==> flow/design.v <==
 package bp_fpga_host_pkg;
  typedef enum logic [7:0]
  {
    e_fpga_host_nbf_write_4     = 8'b0000_0010  
    ,e_fpga_host_nbf_write_8    = 8'b0000_0011  
    ,e_fpga_host_nbf_read_4     = 8'b0001_0010  
    ,e_fpga_host_nbf_read_8     = 8'b0001_0011  
    ,e_fpga_host_ctrl_set        = 8'b0100_0000  
    ,e_fpga_host_ctrl_clear      = 8'b0100_0001  
    ,e_fpga_host_ctrl_write      = 8'b0100_0010  
    ,e_fpga_host_ctrl_read       = 8'b0100_0011  
    ,e_fpga_host_nbf_core_done  = 8'b1000_0000  
    ,e_fpga_host_nbf_error      = 8'b1000_0001  
    ,e_fpga_host_nbf_putch      = 8'b1000_0010  
    ,e_fpga_host_nbf_fence      = 8'b1111_1110  
    ,e_fpga_host_nbf_finish     = 8'b1111_1111  
  } bp_fpga_host_nbf_opcode_e;
  typedef struct packed {
    logic wr_resp;
    logic wr_error;
    logic rd_error;
  } fpga_host_ctrl_s;
  localparam fpga_host_ctrl_gp = 32'h0000_0000;
 endpackage
`timescale 1ns / 1ps
module axi4_lite_traffic_gen(
  input clk_i
  , input reset_n_i
  , output logic [27:0] araddr_o
  , output logic [2:0] arprot_o
  , input arready_i
  , output logic arvalid_o
  , output logic [27:0] awaddr_o
  , output logic [2:0] awprot_o
  , input awready_i
  , output logic awvalid_o
  , output logic bready_o
  , input [1:0] bresp_i
  , input bvalid_i
  , input [63:0] rdata_i
  , output logic rready_o
  , output logic [1:0] rresp_o
  , input rvalid_i
  , output logic [63:0] wdata_o
  , input wready_i
  , output logic [7:0] wstrb_o
  , output logic wvalid_o
  , output logic rd_error_o
  , output logic wr_error_o
  , output logic done_o
  , input start_i
  );
  logic [27:0] addr_r, addr_n;
  logic [63:0] data_r, data_n;
  typedef enum logic [2:0]
  {
    e_reset
    ,e_ready
    ,e_write_send
    ,e_write_data_send
    ,e_write_resp
    ,e_read_send
    ,e_read_check
    ,e_done
  } state_e;
  state_e state_r, state_n;
  logic reset_r;
  always_ff @(posedge clk_i) begin
    reset_r <= reset_n_i;
  end
  logic rd_error_r, rd_error_n;
  assign rd_error_o = rd_error_r;
  logic wr_error_r, wr_error_n;
  assign wr_error_o = wr_error_r;
  always_ff @(posedge clk_i) begin
    if (~reset_r) begin
      addr_r <=  '0;
      data_r <= '0;
      state_r <= e_reset;
      rd_error_r <= '0;
      wr_error_r <= '0;
    end else begin
      addr_r <= addr_n;
      data_r <= data_n;
      state_r <= state_n;
      rd_error_r <= rd_error_r | rd_error_n;
      wr_error_r <= wr_error_r | wr_error_n;
    end
  end
  always_comb begin
    state_n = state_r;
    data_n = data_r;
    addr_n = addr_r;
    rd_error_n = 1'b0;
    wr_error_n = 1'b0;
    awaddr_o = '0;
    awvalid_o = 1'b0;
    awprot_o = 3'b001;
    araddr_o = '0;
    arvalid_o = 1'b0;
    arprot_o = 3'b001;
    bready_o = 1'b0;
    rready_o = '0;
    rresp_o = '0;
    wdata_o = '0;
    wstrb_o = '0;
    wvalid_o = '0;
    done_o = '0;
    unique case(state_r)
      e_reset: begin
        state_n = e_ready;
      end
      e_ready: begin
        state_n = start_i ? e_write_send : e_ready;
      end
      e_write_send: begin
        awvalid_o = 1'b1;
        awaddr_o = addr_r;
        if (awready_i) begin
          state_n = e_write_data_send;
        end
      end
      e_write_data_send: begin
        wvalid_o = 1'b1;
        wdata_o = {'0, addr_r};
        wstrb_o = '1;
        if (wready_i) begin
          addr_n = addr_r + 'd8;
          state_n = e_write_resp;
        end
      end
      e_write_resp: begin
        if (bvalid_i) begin
          bready_o = 1'b1;
          wr_error_n = ((bresp_i == 2'b10) || (bresp_i == 2'b11));
          state_n = (addr_r == '0)
              ? e_read_send
              : e_write_send;
        end
      end
      e_read_send: begin
        arvalid_o = 1'b1;
        araddr_o = addr_r;
        if (arready_i) begin
          state_n = e_read_check;
        end
      end
      e_read_check: begin
        if (rvalid_i) begin
          rd_error_n = rdata_i != {'0, addr_r};
          addr_n = addr_r + 'd8;
          rready_o = 1'b1;
          rresp_o = 2'b00;
          state_n = (addr_n == '0) ? e_done : e_read_send;
        end
      end
      e_done: begin
        done_o = 1'b1;
      end
      default: begin
        state_n = e_reset;
      end
    endcase
  end
endmodule
From RTL to reports: axi4_lite_traffic_gen --
What the tools print for axi4_lite_traffic_gen, step after step. Lines are those of the file above, counted from 1. Cell names lack the library's common part. The mark -- stands for no value.
Inputs: top axi4_lite_traffic_gen, clock port clk_i, library sky130hd, library corner tt_025C_1v80

Elaborated design --
Yosys after proc, flatten, opt, wreduce and memory -nomap, before mapping. Memory bits, and registers merged into a memory's read port (data or address), are not among the register bits. Print and check cells are not counted. Equal cells are merged and count once.
Bit counts: output and inout port bits 144, bits of input ports 74, word-level cells 68, flip-flop bits (word level) 34
Cells by class: equality and inequality tests 15, mux-type cells 29, add/sub/neg operators 1, bitwise operators 4, reduce/logical cells 14
Operator list (number):
- case mux 28 bit (select 2 bit) | 3
- case mux 64 bit (select 2 bit) | 1
- inequality test 64 x 28 -> 1 bit | 1
- logical NOT 28 bit | 2
- 2-to-1 mux 28 bit | 2
- OR reduction 7 bit | 6
- adder 28 x 4 -> 28 bit (second input constant) | 1
- case mux 3 bit (select 7 bit) | 1
- 2-to-1 mux 3 bit | 6
- case mux 8 bit (select 2 bit) | 1
- case mux 1 bit (select 2 bit) | 8
- equality test 3 bit (second input constant) | 4
- inequality test 2 bit (second input constant) | 5
- OR reduction 8 bit | 1
- equality test 3 x 2 -> 1 bit (second input constant) | 2
- AND reduction 6 bit | 1
- OR reduction 6 bit | 1
- 2-to-1 mux 2 bit | 3
- equality test 2 bit (second input constant) | 2
- 2-to-1 mux 1 bit | 4
- equality test 3 x 1 -> 1 bit (second input constant) | 1
- logical NOT 3 bit | 1
- AND reduction 3 bit | 1
- OR 1 bit | 2
- NOT 1 bit | 2
- logical OR 1 bit | 1

Logic depth --
Yosys ltp: most cells in a row. Word level: on the elaborated netlist, between registers, memories and ports. Mapped: between sequential cells and ports; inverters and the memories' decode and read muxes count.
Depth: depth after elaboration 5, ABC_AREA 1, mapped depth 14, depth with buffers taken out 14

After synthesis --
The flow's flattened synthesis, as Yosys stat reports it; memories are mapped. The netlist is that of the ABC_AREA named above (0 if unset); the other value can give another one. Totals and module areas in this step are rounded.
Synthesis totals: synthesis area 3510 µm², standard cells after synthesis 593, mapped flip-flops 36, buffers 79, area of sequential cells 721 µm²
Cells by type:
- dfxtp_1 | number 36, area in all 720.691 µm²
- nor2_1 | number 145, area in all 544.272 µm²
- buf_4 | number 64, area in all 480.461 µm²
- nand2_1 | number 102, area in all 382.867 µm²
- inv_1 | number 55, area in all 206.448 µm²
- a21oi_1 | number 29, area in all 145.139 µm²
- o21ai_0 | number 29, area in all 145.139 µm²
- xnor2_1 | number 16, area in all 140.134 µm²
- nand3_1 | number 26, area in all 130.125 µm²
- nand4_1 | number 15, area in all 93.84 µm²
- xor2_1 | number 10, area in all 87.584 µm²
- nor2_4 | number 5, area in all 56.304 µm²
- nor2_2 | number 7, area in all 43.792 µm²
- ha_1 | number 3, area in all 37.536 µm²
- nor3_1 | number 7, area in all 35.034 µm²
- clkbuf_1 | number 9, area in all 33.782 µm²
- nand2_4 | number 3, area in all 33.782 µm²
- nand2_2 | number 5, area in all 31.28 µm²
Not listed: further types 15, cells in them 27.

Worst setup path after synthesis --
Source: OpenSTA report_checks on the synthesized netlist (no wires, ideal clock, input and output delay 20% of the period each), path of least setup slack; recovery checks are left aside. Register names are those of the netlist, which keeps one name where synthesis merged equal registers.
Timing after synthesis: path type register -> output, start register state_r, end output wdata_o[10], arrival time 1.619 ns, setup slack 1.037 ns, stages 7, data required time 2.656 ns, buffers on the path 1, path delay 1.619 ns, period 3.32 ns, external output delay 0.664 ns, time at the first pin 0.000 ns, synthesis period reached 2.283 ns
"path delay" = arrival - input delay + setup time. A path that ends at an output port has no setup time. "stages" counts driving pins, that of a launching flip-flop among them; a cell with two outputs on the path counts twice. "synthesis period reached" is the clock period less the worst setup slack; recovery checks do not enter. This is arithmetic on one report: input and output delays are still those of the set period (20% each). Where an end lacks its bit number, it is one bit of the signal, or one of the new flip-flops if synthesis recoded a state register. The rows between start and end are the longest chain of elaborated cells between them; the timing report does not say that the signal goes this way. Where chains are equally long, one stands for them. Each line given opens the expression or statement behind the cell; cells for indexed reads and writes are added by Yosys, which also makes memories of some case tables.
On the way, after synthesis: path through dfxtp_1 > nor2_1 > nand2_1 > nor2_1 > inv_2 > clkbuf_1 > nor2_1, length of the longest elaborated chain 3, elaborated cells between the ends (all ways) 10, source lines of those cells 1, those cells by class 7 x eq/ne; 1 x mux; 2 x reduce/logical
Ends and longest elaborated chain, after synthesis:
- start: declaration | RTL line 66 | state_e state_r, state_n;
- start: assignment | RTL line 79 | state_r <= e_reset;
- start: assignment | RTL line 85 | state_r <= state_n;
- equality test 3 bit | RTL line 109 | unique case(state_r)
- OR reduction 7 bit
- case mux 64 bit (select 2 bit) | RTL line 109
- end: declaration | RTL line 44 | , output logic [63:0] wdata_o
Some nets on the timed path still bear RTL names; the line given drives or declares the net.
Named nets, after synthesis (RTL line):
- wvalid_o | 109

Path in the finished layout --
From the final timing report of flow run 1: the path of least setup slack in the routed layout; clock arrival at registers is part of the times.
Timing after layout: path type register -> output, start register state_r, end output awaddr_o[7], external output delay 0.81 ns, time at the first pin 0.27 ns, buffers on the path 1, setup slack 1.04 ns, stages 7, arrival time 2.20 ns, period 4.04 ns, data required time 3.23 ns
Where an end lacks its bit number, it is one bit of the signal, or one of the new flip-flops if synthesis recoded a state register. The rows between start and end are the longest chain of elaborated cells between them; the timing report does not say that the signal goes this way. Where chains are equally long, one stands for them.
On the way, after layout: path through dfxtp_1 > nor2_1 > nand2_1 > nor2_1 > inv_2 > nor2_1 > clkdlybuf4s50_1, length of the longest elaborated chain 3, elaborated cells between the ends (all ways) 10, source lines of those cells 1, those cells by class 7 x eq/ne; 1 x mux; 2 x reduce/logical
Ends and longest elaborated chain, after layout:
- start: declaration | RTL line 66 | state_e state_r, state_n;
- start: assignment | RTL line 79 | state_r <= e_reset;
- start: assignment | RTL line 85 | state_r <= state_n;
- equality test 3 bit | RTL line 109 | unique case(state_r)
- OR reduction 7 bit
- case mux 28 bit (select 2 bit) | RTL line 109
- end: declaration | RTL line 33 | , output logic [27:0] awaddr_o

Hand-over note for axi4_lite_traffic_gen

Flow measurements of axi4_lite_traffic_gen on sky130hd: 2 stored runs with different settings, listed in no order. Input and output delays are each 20% of the period that was set; the output load is 0.01 pF.
"clock period achieved": clock period set for the run, less the worst setup slack. It is reckoned from that one timing run; input and output delays stay at 20% of the period that was set.
"time of the worst setup path" is the time allowed to the run's worst setup path (the clock period less input and output delay, where it has them) less its slack. Clock arrival times count: a late capture clock shortens it, a late launch clock lengthens it.
"power consumption" is the tool's figure for a default switching activity; nothing was simulated.
Results are given in rounded form.

[flow run 1] flow files
==> flow/run.sh <==
#!/bin/bash
# the make line also repeats the synthesis and layout settings of config.mk as NAME=value (left out here)
make -C /OpenROAD-flow-scripts/flow DESIGN_CONFIG=/design/flow/config.mk WORK_HOME=/design/flow/orfs CLKGATE_MAP_FILE= finish
==> flow/config.mk <==
export PLATFORM = sky130hd
export DESIGN_NAME = axi4_lite_traffic_gen
export DESIGN_NICKNAME = axi4_lite_traffic_gen
export VERILOG_FILES = /design/flow/design.v
export SDC_FILE = /design/flow/constraint.sdc
export NUM_CORES = 4
export LEC_CHECK = 0
export ABC_AREA = 1
export CAP_MARGIN = 20
export CELL_PAD_IN_SITES_DETAIL_PLACEMENT = 0
export CORE_ASPECT_RATIO = 1.05
export CORE_MARGIN = 7
export CORE_UTILIZATION = 28
export CTS_CLUSTER_DIAMETER = 336
export SLEW_MARGIN = 20
==> flow/constraint.sdc <==
create_clock -name core_clock -period 4.04 [get_ports {clk_i}]
set_input_delay 0.8080 -clock core_clock [delete_from_list [all_inputs] [get_ports {clk_i}]]
set_output_delay 0.8080 -clock core_clock [all_outputs]
set_load 0.01 [all_outputs]

[flow run 1] result: worst setup slack after layout 1.04 ns; time of the worst setup path 2.20 ns; class of the worst setup path register -> output; die footprint 15900 µm²; total negative setup slack 0.000 ns; power consumption 1.29 mW; smallest hold slack 0.465 ns; clock period achieved 3.005 ns; standard-cell area after layout 5140 µm²; utilization after layout 0.425; Yosys chip area after synthesis 3510 µm²

[flow run 2] flow files
==> flow/run.sh <==
#!/bin/bash
# the make line also repeats the synthesis and layout settings of config.mk as NAME=value (left out here)
make -C /OpenROAD-flow-scripts/flow DESIGN_CONFIG=/design/flow/config.mk WORK_HOME=/design/flow/orfs CLKGATE_MAP_FILE= finish
==> flow/config.mk <==
export PLATFORM = sky130hd
export DESIGN_NAME = axi4_lite_traffic_gen
export DESIGN_NICKNAME = axi4_lite_traffic_gen
export VERILOG_FILES = /design/flow/design.v
export SDC_FILE = /design/flow/constraint.sdc
export NUM_CORES = 4
export LEC_CHECK = 0
export ABC_AREA = 0
export CAP_MARGIN = 20
export CELL_PAD_IN_SITES_GLOBAL_PLACEMENT = 2
export CORE_MARGIN = 7
export CORE_UTILIZATION = 56
export MAX_ROUTING_LAYER = met4
export MIN_ROUTING_LAYER = met2
export PLACE_DENSITY_LB_ADDON = 0.1
export SETUP_SLACK_MARGIN = -0.07
export SLEW_MARGIN = 20
==> flow/constraint.sdc <==
create_clock -name core_clock -period 1.37 [get_ports {clk_i}]
set_input_delay 0.2740 -clock core_clock [delete_from_list [all_inputs] [get_ports {clk_i}]]
set_output_delay 0.2740 -clock core_clock [all_outputs]
set_load 0.01 [all_outputs]

[flow run 2] result: did not finish, placement stopped with FLW-0024

End of note.
