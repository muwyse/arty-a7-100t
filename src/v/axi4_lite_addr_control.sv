==> flow/design.v <==
 package bp_fpga_host_pkg;
  typedef enum logic [7:0]
  {
    e_fpga_host_nbf_write_4     = 8'b0000_0010  
    ,e_fpga_host_nbf_write_8    = 8'b0000_0011  
    ,e_fpga_host_nbf_read_4     = 8'b0001_0010  
    ,e_fpga_host_nbf_read_8     = 8'b0001_0011  
    ,e_fpga_host_ctrl_set        = 8'b0100_0000  
    ,e_fpga_host_ctrl_clear      = 8'b0100_0001  
    ,e_fpga_host_ctrl_write      = 8'b0100_0010  
    ,e_fpga_host_ctrl_read       = 8'b0100_0011  
    ,e_fpga_host_nbf_core_done  = 8'b1000_0000  
    ,e_fpga_host_nbf_error      = 8'b1000_0001  
    ,e_fpga_host_nbf_putch      = 8'b1000_0010  
    ,e_fpga_host_nbf_fence      = 8'b1111_1110  
    ,e_fpga_host_nbf_finish     = 8'b1111_1111  
  } bp_fpga_host_nbf_opcode_e;
  typedef struct packed {
    logic wr_resp;
    logic wr_error;
    logic rd_error;
  } fpga_host_ctrl_s;
  localparam fpga_host_ctrl_gp = 32'h0000_0000;
 endpackage
module axi4_lite_addr_control
 #(parameter words_per_block_p = 8
   ,parameter axi_addr_width_p = 28
   ,parameter axi_data_width_p = 64
   ,localparam axi_data_offset_lp = $clog2(axi_data_width_p)
   ,localparam word_cnt_width_lp = $clog2(words_per_block_p)
   ,localparam axi_addr_upper_bits_lp = axi_addr_width_p-axi_data_offset_lp-word_cnt_width_lp
 )
 (input                                 clk_i
  , input                               reset_i
  , input [axi_addr_width_p-1:0]        addr_i
  , input                               v_i
  , output logic                        ready_and_o
  , output logic [axi_addr_width_p-1:0] addr_o
  , output logic                        v_o
  , input                               ready_and_i
  , output logic                        done_o
  );
  if (words_per_block_p == 1) begin : passthrough
    assign addr_o = addr_i;
    assign v_o = v_i;
    assign ready_and_o = ready_and_i;
  end else begin : wraparound
    logic [axi_addr_width_p-1:0] addr_r, addr_n;
    logic [word_cnt_width_lp-1:0] cnt_r, cnt_n, wrap_cnt_r, wrap_cnt_n;
    wire is_last = (cnt_r == (words_per_block_p-1));
    assign done_o = is_last & v_o & ready_and_i;
    typedef enum logic [2:0]
    {
      e_reset
      ,e_first
      ,e_rest
    } state_e;
    state_e state_r, state_n;
    always_ff @(posedge clk_i) begin
      if (reset_i) begin
        state_r <= e_reset;
        addr_r <= '0;
        cnt_r <= '0;
        wrap_cnt_r <= '0;
      end else begin
        state_r <= state_n;
        addr_r <= addr_n;
        cnt_r <= cnt_n;
        wrap_cnt_r <= wrap_cnt_n;
      end
    end
    always_comb begin
      state_n = state_r;
      addr_o = '0;
      v_o = 1'b0;
      ready_and_o = 1'b0;
      addr_n = addr_r;
      cnt_n = cnt_r;
      wrap_cnt_n = wrap_cnt_r;
      unique case (state_r)
        e_reset: begin
          state_n = e_first;
        end
        e_first: begin
          addr_o = addr_i;
          v_o = v_i;
          ready_and_o = ready_and_i;
          state_n = (v_o & ready_and_i) ? e_rest : e_first;
          addr_n = addr_i;
          cnt_n = 'd1;
          wrap_cnt_n = addr_i[axi_data_offset_lp+:word_cnt_width_lp] + 'd1;
        end
        e_rest: begin
          addr_o = {addr_r[(axi_addr_width_p-1)-:axi_addr_upper_bits_lp], wrap_cnt_r, axi_data_offset_lp'(0)};
          v_o = 1'b1;
          if (v_o & ready_and_i) begin
            if (is_last) begin
              state_n = e_first;
              cnt_n = '0;
              wrap_cnt_n = '0;
              addr_n = '0;
            end
            else begin
              state_n = e_rest;
              wrap_cnt_n = wrap_cnt_r + 'd1;
              cnt_n = cnt_r + 'd1;
            end
          end
        end
        default: begin
          state_n = e_reset;
        end
      endcase
    end
  end
endmodule
Step by step through the tools: axi4_lite_addr_control
Tool output for the design above, in the order of the flow.
Lines are those of the file above, counted from 1.
Operators: Yosys type, input widths -> output width; for muxes data width and select width s.
The mark - stands for no value.

design
  top = axi4_lite_addr_control
  clock input = clk_i
  cell library = sky130hd
  timing corner = tt_025C_1v80

Word level
Counts by Yosys on the flattened word-level netlist (proc, flatten, opt, wreduce; memories kept). Register bits leave out memories and registers merged into their read ports (data or address). Print and check cells are left out. Cells with the same type and inputs are merged into one.

operators by class
  $mul = 0
  reductions and logical operators = 4
  bitwise gates (word level) = 3
  shift operators = 0
  eq/ne operators = 5
  muxes and demuxes = 16
  $add $sub $neg = 3
  order comparisons = 0
  div/mod/pow operators = 0

operators with widths
  cell                 count
  $pmux 28 s2          2
  $mux 28              2
  $mux 3               5
  $pmux 3 s2           2
  $add 3x1->3 const B  3
  $pmux 3 s3           1
  $ne 2x2->1 const B   2
  $mux 2               2
  $and 1x1->1          3
  $eq 3x1->1 const B   1
  $eq 3x2->1 const B   1
  $eq 3x3->1 const B   1
  $logic_not 3->1      1
  $reduce_and 3->1     1
  $reduce_and 2->1     1
  $reduce_bool 2->1    1
  $pmux 1 s2           1
  $mux 1               1

word-level totals
  word width x clocked read ports = 0
  memory bits (writable) = 0
  latch bits = 0
  input bits = 32
  output and inout bits = 31
  elaborated cells = 35
  bits in read-only memories = 0
  memories kept = 0
  flip-flop bits (word level) = 37

Longest topological paths
Yosys ltp: most cells in a row. Word level: on the elaborated netlist, between registers, memories and ports. Mapped: between sequential cells and ports; inverters and the memories' decode and read muxes count.

logic depth
  depth in word-level cells = 4
  ABC_AREA = 0
  gate-level depth with buffers = 6
  depth with buffers taken out = 5

Mapped cells and area
Source: synth_stat.txt of the flow (Yosys; design flattened, memories mapped). It holds for the ABC_AREA given above (unset counts as 0); a run with the other value may have another netlist.

mapped netlist
  cells in the netlist = 171
  mapped flip-flops = 28
  buffers = 16
  sequential area = 560.5 um^2
  cell area after synthesis = 1422.6 um^2

cell types
  type                       count  area in all (um^2)
  sky130_fd_sc_hd__dfxtp_1   28     560.538
  sky130_fd_sc_hd__a22o_1    22     192.685
  sky130_fd_sc_hd__a21oi_1   23     115.11
  sky130_fd_sc_hd__nand3_1   22     110.106
  sky130_fd_sc_hd__nand2_1   23     86.333
  sky130_fd_sc_hd__ha_1      5      62.56
  sky130_fd_sc_hd__buf_2     9      45.043
  sky130_fd_sc_hd__and2_1    6      37.536
  sky130_fd_sc_hd__nor2b_1   4      25.024
  sky130_fd_sc_hd__clkbuf_1  6      22.522
  sky130_fd_sc_hd__and2_2    2      15.014
  sky130_fd_sc_hd__nor2_1    3      11.261
  sky130_fd_sc_hd__o32a_2    1      11.261
  sky130_fd_sc_hd__mux2i_1   1      10.01
  sky130_fd_sc_hd__nand3_2   1      10.01
  sky130_fd_sc_hd__nor3_1    2      10.01
  sky130_fd_sc_hd__or4b_1    1      10.01
  sky130_fd_sc_hd__a221oi_1  1      8.758

Other cell types: 11; their cells: 11.

Worst setup path after synthesis
Source: OpenSTA report_checks on the synthesized netlist (no wires, ideal clock, input and output delay 20% of the period each), path of least setup slack; recovery checks are left aside. Register names are those of the netlist, which keeps one name where synthesis merged equal registers.

timing after synthesis
  path type = flip-flop to flip-flop
  start = register wraparound.cnt_r[0]
  end = register wraparound.wrap_cnt_r[2]
  clock period = 1730 ps
  launch time at the first pin = 0 ps
  path delay = 1404 ps
  stages = 5
  data arrival time = 1335 ps
  required time = 1661 ps
  slack = 326 ps
  buffers on the path = 0
  library setup time = 69 ps
  period reached after synthesis = 1404 ps

"path delay" = arrival - input delay + setup time.
"stages" counts driving pins, that of a launching flip-flop among them; a cell with two outputs on the path counts twice.
"period reached after synthesis" is the clock period less the worst setup slack; recovery checks do not enter. This is arithmetic on one report: input and output delays are still those of the set period (20% each).
The rows between start and end are the longest chain of elaborated cells between them; the timing report does not say that the signal goes this way. Where chains are equally long, one stands for them.
A line is the first line of the expression or statement that the cell stems from. Yosys adds cells for indexed reads and writes and turns some case tables into memories.

between the ends, after synthesis
  path through = sky130_fd_sc_hd__dfxtp_1 -> sky130_fd_sc_hd__ha_1 -> sky130_fd_sc_hd__ha_1 -> sky130_fd_sc_hd__or4b_1 -> sky130_fd_sc_hd__o21ai_1
  length of the longest elaborated chain = 4
  elaborated cells on any way between the ends = 4
  source lines of those cells = 4
  those cells by class = 1 x eq/ne; 3 x mux

ends and longest elaborated chain, after synthesis
  item           line  text
  from (decl)    49    logic [word_cnt_width_lp-1:0] cnt_r, cnt_n, wrap_cnt_r, wrap_cnt_n;
  from (assign)  63    cnt_r <= '0;
  from (assign)  68    cnt_r <= cnt_n;
  $eq 3x3->1     50    wire is_last = (cnt_r == (words_per_block_p-1));
  $mux 3         97    if (is_last) begin
  $mux 3         96    if (v_o & ready_and_i) begin
  $pmux 3 s2     80    unique case (state_r)
  to (assign)    64    wrap_cnt_r <= '0;
  to (assign)    69    wrap_cnt_r <= wrap_cnt_n;
  to (decl)      49

Worst path after layout
From the final timing report of entry A: the path of least setup slack in the routed layout; clock arrival at registers is part of the times.
The report prints the path's times to 10 ps; the period is as set.

timing post-layout
  path type = flip-flop to output port
  start = register wraparound.state_r
  end = output addr_o[13]
  output delay = 440 ps
  slack = 110 ps
  launch time at the first pin = 270 ps
  data arrival time = 1660 ps
  clock period = 2210 ps
  buffers on the path = 3
  required time = 1770 ps
  stages = 5

An end named without its bit number is one bit of that signal or, where synthesis recoded a state register, one of its new flip-flops.

between the ends, post-layout
  path through = sky130_fd_sc_hd__dfxtp_4 -> sky130_fd_sc_hd__buf_6 -> sky130_fd_sc_hd__buf_6 -> sky130_fd_sc_hd__a22o_1 -> sky130_fd_sc_hd__clkdlybuf4s50_1

ends and longest elaborated chain, post-layout
  item           line  text
  from (decl)    58    state_e state_r, state_n;
  from (assign)  61    state_r <= e_reset;
  from (assign)  66    state_r <= state_n;
  to (decl)      38    , output logic [axi_addr_width_p-1:0] addr_o

No chain of elaborated cells between the ends is given.

Ticket comment

Design axi4_lite_addr_control on sky130hd. What follows are 2 stored runs of the flow, each under its own settings; their order means nothing. The constraints put input and output delay at 20% of the set period each and load the outputs with 0.01 pF.
"achieved clock period" is the run's clock period less its worst setup slack. It is reckoned from that one timing run; input and output delays stay at 20% of the period that was set.
By "critical path time" is meant the share of the clock period that the worst setup path is allowed (20% is reserved at inputs, 20% at outputs), minus its slack. Clock arrival times at its registers enter into it.
"total power of the final layout": no workload was simulated; the value follows from the tool's default switching activity.
"critical path time" is known to 10 ps.
A setting shown as - is not set for that run.
Results: - = not shown.

name                                       entry A                   entry B
period_ns                                  2.21                      0.947
CORE_UTILIZATION                           45                        47
SETUP_SLACK_MARGIN                         0.04                      0.15
PLACE_DENSITY_LB_ADDON                     0.05                      -
CORE_ASPECT_RATIO                          1.73                      -
CORE_MARGIN                                8                         10
TNS_END_PERCENT                            75                        -
GPL_TIMING_DRIVEN                          0                         -
GPL_ROUTABILITY_DRIVEN                     1                         1
CTS_CLUSTER_DIAMETER                       351                       -
MAX_ROUTING_LAYER                          met5                      -
CAP_MARGIN                                 20                        20
SLEW_MARGIN                                20                        20
CELL_PAD_IN_SITES_GLOBAL_PLACEMENT         -                         1
ABC_AREA                                   -                         1
CTS_CLUSTER_SIZE                           -                         18
worst slack on setup checks (ps)           106                       -
final worst hold slack (ps)                476                       -
total power of the final layout (mW)       1.236                     -
netlist area reported by Yosys (um^2)      1422.6                    -
achieved clock period (ps)                 2104                      -
critical path time (ps)                    1660                      -
class of the worst setup path              flip-flop to output port  -
area inside the die boundary (um^2)        5284.1                    -
final design utilization (%)               71.1                      -
total negative slack on setup checks (ps)  0                         -

Entry B: not finished: placement ended with error GPL-0301
